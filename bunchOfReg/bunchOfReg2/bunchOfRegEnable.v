==> flow/design.v <==
`timescale 1ns / 1ps
module bunchOfRegEnable(
    input wire clk,
    input wire rst_n,
    input wire enable,
    input wire [7:0] d0,
    input wire [7:0] d1,
    input wire [7:0] d2,
    output reg [7:0] q0,
    output reg [7:0] q1,
    output reg [7:0] q2
    );
    always @(posedge clk or negedge rst_n) begin 
        if(!rst_n) begin 
            q0 <= 8'h00 ;
            q1 <= 8'h00 ;
            q2 <= 8'h00 ;
        end else if(enable)begin 
            q0 <= d0 ;
            q1 <= d1 ;
            q2 <= d2 ;
        end else begin 
            q0 <= q0 ;
            q1 <= q1 ;
            q2 <= q2 ;
        end 
    end 
endmodule
# Reports on bunchOfRegEnable
# Tool output for the design above, in the order of the flow.
# Lines are those of the file above, counted from 1.
# Operators carry their Yosys type and port widths (W data, S select, Z words).
# Cell names lack the library's common part.
# Not given: --
[inputs] top_module="bunchOfRegEnable" clock="clk" cell_library="sky130hd" corner="tt_025C_1v80"

# Word level
# Counts by Yosys on the flattened word-level netlist (proc, flatten, opt, wreduce; memories kept). Register bits leave out memories and registers merged into their read ports (data or address); mux counts leave out enables and synchronous resets folded into registers. Print and check cells are left out. Cells with the same type and inputs are merged into one.
[bits] elab_cells=3 reg_bits=24

# Longest topological paths
# Yosys ltp: most cells in a row. Word level: on the elaborated netlist, between registers, memories and ports. Mapped: between sequential cells and ports; inverters and the memories' decode and read muxes count.
[logic_depth] ltp_word=0 ABC_AREA=0 depth_mapped=3 ltp_nobuf=1

# Synthesis result
# Source: synth_stat.txt of the flow (Yosys; design flattened, memories mapped). It holds for the ABC_AREA given above (unset counts as 0); a run with the other value may have another netlist.
[types] cell_type="dfrtp_1" count=24 area_total_um2=600.576
[types] cell_type="mux2_4" count=20 area_total_um2=300.288
[types] cell_type="mux2_2" count=4 area_total_um2=45.043
[types] cell_type="buf_12" count=2 area_total_um2=40.038
[types] cell_type="buf_6" count=1 area_total_um2=11.261
[synth_totals] yosys_area_um2=997.2 cell_count=51 flip_flops=24 seq_area_um2=600.6

# Worst setup path after synthesis
# Source: OpenSTA report_checks on the synthesized netlist (no wires, ideal clock, input and output delay 20% of the period each), path of least setup slack; recovery checks are left aside. Register names are those of the netlist, which keeps one name where synthesis merged equal registers.
[synth_timing] path_kind="input to register" startpoint="input enable" endpoint="register q0[0]" tclk_ns=0.856 setup_slack_ns=0.020 required_time_ns=0.731 launch_ns=0.171 arrival_ns=0.710 path_stages=3 delay_ns=0.664 n_path_buf=2 period_less_setup_slack_ns=0.836
# "delay_ns" = arrival - input delay + setup time.
# "path_stages" counts driving pins, that of a launching flip-flop among them; a cell with two outputs on the path counts twice.
# "period_less_setup_slack_ns" is the clock period less the worst setup slack; recovery checks do not enter. This is arithmetic on one report: input and output delays are still those of the set period (20% each).
# A register here has more assigning lines than the two given.
[synth_via] cell_sequence="buf_6 -> buf_12 -> mux2_4" elab_chain_cells=0
[synth_rtl] item="start, declared" line=5 source="input wire enable,"
[synth_rtl] item="end, assigned" line=19 source="q0 <= d0 ;"
[synth_rtl] item="end, assigned" line=23 source="q0 <= q0 ;"
[synth_rtl] item="end, declared" line=9 source="output reg [7:0] q0,"

# Settings of 2 stored flow runs for module bunchOfRegEnable (sky130hd), not sorted in any way. The constraints put input and output delay at 20% of the set period each and load the outputs with 0.01 pF.
run="flow run 1" settings period_ns=0.534 CORE_UTILIZATION=67 PLACE_DENSITY_LB_ADDON=0.25 CORE_ASPECT_RATIO=1.62 CORE_MARGIN=8 CELL_PAD_IN_SITES_GLOBAL_PLACEMENT=1 TNS_END_PERCENT=95 GPL_TIMING_DRIVEN=1 CAP_MARGIN=35 SLEW_MARGIN=30 MIN_ROUTING_LAYER="met2" MAX_ROUTING_LAYER="met5"
run="flow run 1" outcome="did not finish, placement stopped with FLW-0024"
run="flow run 2" settings period_ns=1.18 CORE_UTILIZATION=68 CORE_MARGIN=5 TNS_END_PERCENT=35 ABC_AREA=0 CTS_CLUSTER_DIAMETER=259 CAP_MARGIN=0 SLEW_MARGIN=40 MAX_ROUTING_LAYER="met4"
run="flow run 2" outcome="did not finish, placement stopped with GPL-0301"
